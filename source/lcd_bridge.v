==> flow/design.v <==
module lcd_bridge (
	input					clock,
	input					reset,
	input					insert,
	input		[31:0]	new_record,
	input					clear,
	output				busy,
	output	[7:0]		lcd_data,
	output	[4:0]		lcd_ctrl
);
	reg	[2:0]		state;
	reg	[17:0]	counter;
	reg	[5:0]		lut_index;
	reg	[8:0]		lut_data;
	reg				reg_lcd_start;
	reg	[7:0]		reg_lcd_data;
	reg				reg_lcd_rs;
	wire				wire_lcd_done;
	reg				reg_update_busy;
	reg				reg_pre_insert, reg_insert;
	reg				reg_pre_clear, reg_clear;
	reg	[8:0]		records	[0:1][0:10];
	initial begin
		integer i, j;
		for (i = 0; i < 2; i = i+1) begin
			for (j = 0; j < 11; j = j+1) begin
				records[i][j] <= 9'h120;
			end
		end
	end
	parameter	LCD_INTIAL			 =	0;
	parameter	LCD_LINE1			 =	5;
	parameter	LCD_CH_LINE			 =	LCD_LINE1+11;
	parameter	LCD_LINE2			 =	LCD_LINE1+11+1;
	parameter	LUT_SIZE				 =	LCD_LINE1+22+1;
	parameter	[2:0]	BEGIN					= 3'd0,
							CHECK_BUSY_FLAG	= 3'd1,
							DELAY					= 3'd2,
							FETCH_DATA			= 3'd3;
	always @(posedge clock or negedge reset) begin
		if (!reset) begin
			counter				<=	0;
			reg_lcd_start		<=	0;
			reg_lcd_data		<=	0;
			reg_lcd_rs			<=	0;
			lut_index			<=	0;
			reg_update_busy	<= 0;
			state					<=	BEGIN;
		end
		else begin
			reg_pre_insert <= insert;
			if ({reg_pre_insert, insert} == 2'b01) begin
				reg_insert	<=	1'b1;
			end
			reg_pre_clear <= clear;
			if ({reg_pre_clear, clear} == 2'b01) begin
				reg_clear	<=	1'b1;
			end
			if (reg_insert) begin
				integer i;
				for (i = 0; i < 11; i = i+1) begin
					records[1][i] <= records[0][i];
					case (i)
					2, 5: 	records[0][i] <= 9'h13A;
					8:			records[0][i] <= 9'h12E;
					0, 1:		records[0][i] <= {1'b1, 4'b0011, new_record[i*4 +: 4]};
					3, 4:		records[0][i] <= {1'b1, 4'b0011, new_record[(i-1)*4 +: 4]};
					6, 7: 	records[0][i] <= {1'b1, 4'b0011, new_record[(i-2)*4 +: 4]};
					9, 10:	records[0][i] <= {1'b1, 4'b0011, new_record[(i-3)*4 +: 4]};
					endcase
				end
				lut_index	<= 0;
				state			<= BEGIN;
				reg_insert	<= 0;
			end
			else if (reg_clear) begin
				integer i, j;
				for (i = 0; i < 2; i = i+1) begin
					for (j = 0; j < 11; j = j+1) begin
						records[i][j] <= 9'h120;
					end
				end
				lut_index	<= 0;
				state			<= BEGIN;
				reg_clear	<= 0;
			end
			if (lut_index < LUT_SIZE) begin
				case (state)
				BEGIN:	begin
					reg_update_busy	<= 1;
					reg_lcd_data		<=	lut_data[7:0];
					reg_lcd_rs			<=	lut_data[8];
					reg_lcd_start		<=	1;
					state					<=	CHECK_BUSY_FLAG;
				end
				CHECK_BUSY_FLAG:	begin
					if (wire_lcd_done) begin
						reg_lcd_start	<=	0;
						state				<=	DELAY;					
					end
				end
				DELAY:	begin
					if (counter < 18'h3FFFE)
						counter	<=	counter+18'd1;
					else begin
						counter	<=	18'd0;
						state		<=	FETCH_DATA;
					end
				end
				FETCH_DATA: begin
					lut_index	<=	lut_index+1;
					state			<=	BEGIN;
				end
				endcase
			end
			else begin
				reg_update_busy 	<= 0;
			end
		end
	end
	always begin
		case (lut_index)
		LCD_INTIAL+0:	lut_data	<=	9'h038;	 
		LCD_INTIAL+1:	lut_data	<=	9'h00C;	 
		LCD_INTIAL+2:	lut_data	<=	9'h001;	 
		LCD_INTIAL+3:	lut_data	<=	9'h006;	 
		LCD_INTIAL+4:	lut_data	<=	9'h080;	 
		LCD_LINE1+0:	lut_data	<=	records[0][0];
		LCD_LINE1+1:	lut_data	<= records[0][1];	
		LCD_LINE1+2:	lut_data	<=	records[0][2];
		LCD_LINE1+3:	lut_data	<=	records[0][3];	
		LCD_LINE1+4:	lut_data	<=	records[0][4];
		LCD_LINE1+5:	lut_data	<=	records[0][5];
		LCD_LINE1+6:	lut_data	<=	records[0][6];
		LCD_LINE1+7:	lut_data	<=	records[0][7];
		LCD_LINE1+8:	lut_data	<=	records[0][8];
		LCD_LINE1+9:	lut_data	<=	records[0][9];
		LCD_LINE1+10:	lut_data	<=	records[0][10];
		LCD_CH_LINE:	lut_data	<=	9'h0C0;	 
		LCD_LINE2+0:	lut_data	<=	records[1][0];
		LCD_LINE2+1:	lut_data	<=	records[1][1];
		LCD_LINE2+2:	lut_data	<=	records[1][2];
		LCD_LINE2+3:	lut_data	<=	records[1][3];
		LCD_LINE2+4:	lut_data	<=	records[1][4];
		LCD_LINE2+5:	lut_data	<=	records[1][5];
		LCD_LINE2+6:	lut_data	<= records[1][6];
		LCD_LINE2+7:	lut_data	<=	records[1][7];
		LCD_LINE2+8:	lut_data	<=	records[1][8];
		LCD_LINE2+9:	lut_data	<=	records[1][9];
		LCD_LINE2+10:	lut_data	<=	records[1][10];
		default:			lut_data	<=	9'h000;
		endcase
	end
	lcd_controller controller_module (
		.clock			(clock),
		.reset			(reset),
		.data				(reg_lcd_data),
		.rs				(reg_lcd_rs),
		.write_start	(reg_lcd_start),
		.lcd_done		(wire_lcd_done),
		.lcd_data		(lcd_data),
		.lcd_ctrl		(lcd_ctrl)
	);
	assign busy = reg_update_busy;
endmodule
module lcd_controller (
	input					clock,
	input					reset,
	input			[7:0]	data,
	input					rs,
	input					write_start,
	output reg			lcd_done,
	output		[7:0]	lcd_data,
	output		[4:0]	lcd_ctrl
);
	parameter	SUSTAINED_PULSES	=	16;
	reg		[4:0]	pulse_counter;
	reg		[1:0]	state;
	reg				reg_pre_start, reg_start;
	reg				reg_lcd_en;
	assign	lcd_data	=	data;
	assign	lcd_ctrl = {1'b0, reg_lcd_en, rs, 1'b1, 1'b1};
	parameter	[1:0]	WAIT			= 2'd0,
							BEGIN			= 2'd1,
							HOLD_DATA	= 2'd2,
							END			= 2'd3;
	always@(posedge clock or negedge reset) begin
		if (!reset) begin
			lcd_done			<=	1'b0;
			reg_lcd_en		<=	1'b0;
			reg_pre_start	<=	1'b0;
			reg_start		<=	1'b0;
			pulse_counter	<=	5'd0;
			state				<=	WAIT;
		end
		else begin
			reg_pre_start <= write_start;
			if ({reg_pre_start,write_start} == 2'b01) begin
				reg_start	<=	1'b1;
				lcd_done		<=	1'b0;
			end
			if (reg_start) begin
				case(state)
				WAIT:	begin
					state	<=	BEGIN;
				end
				BEGIN: begin
					reg_lcd_en	<=	1'b1;
					state			<=	HOLD_DATA;
				end
				HOLD_DATA:	begin					
					if(pulse_counter < SUSTAINED_PULSES)
						pulse_counter	<=	pulse_counter+5'd1;
					else
						state				<=	END;
				end
				END:	begin
					reg_lcd_en		<=	1'b0;
					reg_start		<=	1'b0;
					lcd_done			<=	1'b1;
					pulse_counter	<=	0;
					state				<=	WAIT;
				end
				endcase
			end
		end
	end
endmodule
## Tool chain data of lcd_bridge

The steps from the RTL of lcd_bridge to its reports follow in flow order.
Lines are those of the file above, counted from 1.
Library cell names are shortened.
A cell with -- has no value.

- Top: lcd_bridge
- Clock port: clock
- Cell library: sky130hd
- Library corner: tt_025C_1v80

## After elaboration

Yosys after proc, flatten, opt, wreduce and memory -nomap, before mapping. Print and check cells are not counted. Equal cells are merged and count once.

- Output and inout port bits: 14
- Register bits after elaboration: 154
- Cells after elaboration: 154

- Add/sub/neg operators: 3
- Eq/ne operators: 40
- Order comparisons: 3
- Reductions and logical operators: 17
- Mux-type cells: 50

Operators by type and width:

| kind | number |
|---|---|
| 9-bit case mux with 26-bit select | 1 |
| 6-bit by 5-bit == test with 1-bit output (second input constant) | 12 |
| 5-bit two-way mux | 10 |
| 6-bit by 4-bit == test with 1-bit output (second input constant) | 8 |
| 4-bit two-way mux | 9 |
| 6-bit by 3-bit == test with 1-bit output (second input constant) | 4 |
| 6-bit two-way mux | 4 |
| 18-bit by 1-bit adder with 18-bit output (second input constant) | 1 |
| 18-bit less-than comparator (second input constant) | 1 |
| 18-bit two-way mux | 1 |
| 3-bit two-way mux | 5 |
| 1-bit two-way mux | 13 |
| 6-bit by 2-bit == test with 1-bit output (second input constant) | 2 |
| 3-bit case mux with 4-bit select | 1 |
| 5-bit case mux with 2-bit select | 1 |
| 3-bit AND reduction | 3 |
| 9-bit two-way mux | 1 |
| 2-bit by 1-bit == test with 1-bit output (second input constant) | 4 |
| 2-bit AND reduction | 4 |
| 2-bit nonzero test | 4 |
| 2-bit case mux with 4-bit select | 1 |
| 2-bit by 1-bit inequality test with 1-bit output (second input constant) | 3 |
| 3-bit by 2-bit == test with 1-bit output (second input constant) | 2 |
| 6-bit by 1-bit adder with 6-bit output (second input constant) | 1 |
| 6-bit by 1-bit == test with 1-bit output (second input constant) | 1 |
| 6-bit by 5-bit less-than comparator with 1-bit output (second input constant) | 1 |
| 6-bit zero test | 1 |
| 5-bit by 1-bit adder with 5-bit output (second input constant) | 1 |

Other operator kinds: 10; their cells: 13.

## Longest topological paths

Yosys ltp: most cells in a row. Word level: on the elaborated netlist, between registers, memories and ports. Mapped: between sequential cells and ports; inverters and the memories' decode and read muxes count.

- Word-level depth: 5
- ABC_AREA: 0
- Depth in mapped cells: 9
- Gate-level depth less buffers: 8

## Mapped cells and area

Source: synth_stat.txt of the flow (Yosys; design flattened, memories mapped). It holds for the ABC_AREA given above (unset counts as 0); a run with the other value may have another netlist.
Totals and module areas in this step are rounded.

Cell types:

| cell | number |
|---|---|
| edfxtp_1 | 70 |
| dfrtp_1 | 50 |
| and2_1 | 67 |
| nand2_1 | 58 |
| nand3_1 | 31 |
| o21ai_0 | 28 |
| nor2_1 | 28 |
| nand4_1 | 16 |
| xor2_1 | 11 |
| clkbuf_1 | 23 |
| mux2i_1 | 8 |
| ha_1 | 6 |
| a32oi_1 | 7 |
| a22o_1 | 6 |
| dfstp_2 | 2 |
| nor2b_1 | 8 |
| a22oi_1 | 6 |
| buf_4 | 6 |

Other cell types: 42; their cells: 105.

- Cell count: 536
- Flip-flop cells: 122
- Buffers: 36
- Synthesis area: 5900 um2

The figures by module come from a second, unflattened synthesis with its own total; it is not the netlist above.

- Cell total of the unflattened synthesis: 550
- Area (unflattened synthesis): 6100 um2

Rows give one instance, submodules left out.

Modules:

| module | cells | sequential area (um2) | area (um2) | instances |
|---|---|---|---|---|
| lcd_bridge | 481 | 3100 | 5400 | 1 |
| lcd_controller | 69 | 330 | 700 | 1 |

## Worst setup path after synthesis

Path of least setup slack by OpenSTA after synthesis, without wires, with an ideal clock, recovery checks aside; 20% of the period is set as input and as output delay. Where synthesis merged equal registers, the netlist keeps one of their names.

- Path kind: input to register
- Start: in reset
- End: reg records
- Time at the first pin: 1312 ps
- Input delay: 1312 ps
- Setup time: 497 ps
- Setup slack: 1851 ps
- Delay of the path: 3397 ps
- Data arrival time: 4212 ps
- Clock period: 6560 ps
- Stages on the path: 1
- Period reached after synthesis: 4709 ps

"delay of the path" is the arrival time less input delay plus setup time.
"stages on the path": output pins that drive a net of the path, with the launching flip-flop's if there is one; two outputs of one cell count as two.
"period reached after synthesis" is the clock period less the worst setup slack; recovery checks do not enter. This is arithmetic on one report: input and output delays are still those of the set period (20% each).
Where an end lacks its bit number, it is one bit of the signal, or one of the new flip-flops if synthesis recoded a state register.
Between the ends stands the longest chain of elaborated cells between them, by number of cells; it is not shown to be the way that was timed. Of several equally long chains one is given.
A line is the first line of the expression or statement that the cell stems from. Yosys adds cells for indexed reads and writes and turns some case tables into memories.
A register here has more assigning lines than the two given.

- Cells stage by stage: nor2b_1
- Length of the longest elaborated chain: 1
- Elaborated cells between the ends (all ways): 1
- Source lines of those cells: 0

Ends and longest elaborated chain, after synthesis:

| element | RTL line | source |
|---|---|---|
| start, declared | 3 | `input reset,` |
| 2-bit AND reduction | -- |  |
| end, assigned | 66 | `0, 1: records[0][i] <= {1'b1, 4'b0011, new_record[i*4 +: 4]};` |
| end, assigned | 67 | `3, 4: records[0][i] <= {1'b1, 4'b0011, new_record[(i-1)*4 +: 4]};` |
| end, declared | 22 | `reg [8:0] records [0:1][0:10];` |

## Path in the finished layout

From the final timing report of flow run A: the path of least setup slack in the routed layout; clock arrival at registers is part of the times.
The report prints the path's times to 10 ps; the period is as set.

- Path kind: register to register
- Start: reg lut_index[2]
- End: reg reg_lcd_data[2]
- Data arrival time: 3640 ps
- Setup slack: 2110 ps
- Setup time: 60 ps
- Clock period: 5300 ps
- Stages on the path: 7
- Time at the first pin: 510 ps

Between the ends stands the longest chain of elaborated cells between them, by number of cells; it is not shown to be the way that was timed. Of several equally long chains one is given.
A register here has more assigning lines than the two given.

- Cells stage by stage: dfrtp_1 nor2b_1 a22oi_1 o311ai_1 o41ai_4 a41oi_1 a21o_1
- Length of the longest elaborated chain: 3
- Elaborated cells between the ends (all ways): 33
- Source lines of those cells: 2

Ends and longest elaborated chain, after layout:

| element | RTL line | source |
|---|---|---|
| start, declared | 13 | `reg [5:0] lut_index;` |
| start, assigned | 46 | `lut_index <= 0;` |
| start, assigned | 111 | `lut_index <= lut_index+1;` |
| 6-bit by 5-bit == test with 1-bit output | 122 | `case (lut_index)` |
| 2-bit OR reduction | -- |  |
| 9-bit case mux with 26-bit select | 122 |  |
| end, assigned | 44 | `reg_lcd_data <= 0;` |
| end, assigned | 91 | `reg_lcd_data <= lut_data[7:0];` |
| end, declared | 16 | `reg [7:0] reg_lcd_data;` |

--- measured runs ---
Measured data: module lcd_bridge, platform sky130hd, 2 stored runs of the flow under differing settings, order arbitrary. Input and output delays are each 20% of the period that was set; the output load is 0.01 pF.
"time of the worst setup path" means the part of the period allowed to the worst setup path (the constraints hold back 20% at inputs and 20% at outputs) less its slack; where the path has registers, the arrival times of their clocks count too.
"time of the worst setup path" is known to 10 ps.
The results are shown rounded.

### Flow run A

Settings: `period_ns=5.3`, `CORE_UTILIZATION=69`, `CAP_MARGIN=20`, `CORE_MARGIN=2`, `SLEW_MARGIN=20`

- Chip area in the Yosys report: 5900 um2
- Die area: 9300 um2
- Post-layout utilization: 84%
- Worst setup slack after layout: 2100 ps
- Final setup TNS: 0 ps
- Time of the worst setup path: 3190 ps
- Kind of the worst setup path: register to register

### Flow run B

Settings: `period_ns=3.45`, `CORE_UTILIZATION=57`, `SETUP_SLACK_MARGIN=0.4`, `PLACE_DENSITY_LB_ADDON=0.0`, `CORE_ASPECT_RATIO=0.52`, `TNS_END_PERCENT=95`, `ABC_AREA=0`, `GPL_ROUTABILITY_DRIVEN=0`, `CTS_CLUSTER_SIZE=15`, `SLEW_MARGIN=0`, `MAX_ROUTING_LAYER=met4`, `CAP_MARGIN=20`, `CORE_MARGIN=2`

- Chip area in the Yosys report: 5900 um2
- Die area: 11000 um2
- Post-layout utilization: 71%
- Worst setup slack after layout: 570 ps
- Final setup TNS: 0 ps
- Time of the worst setup path: 2880 ps
- Kind of the worst setup path: register to register
--- end ---
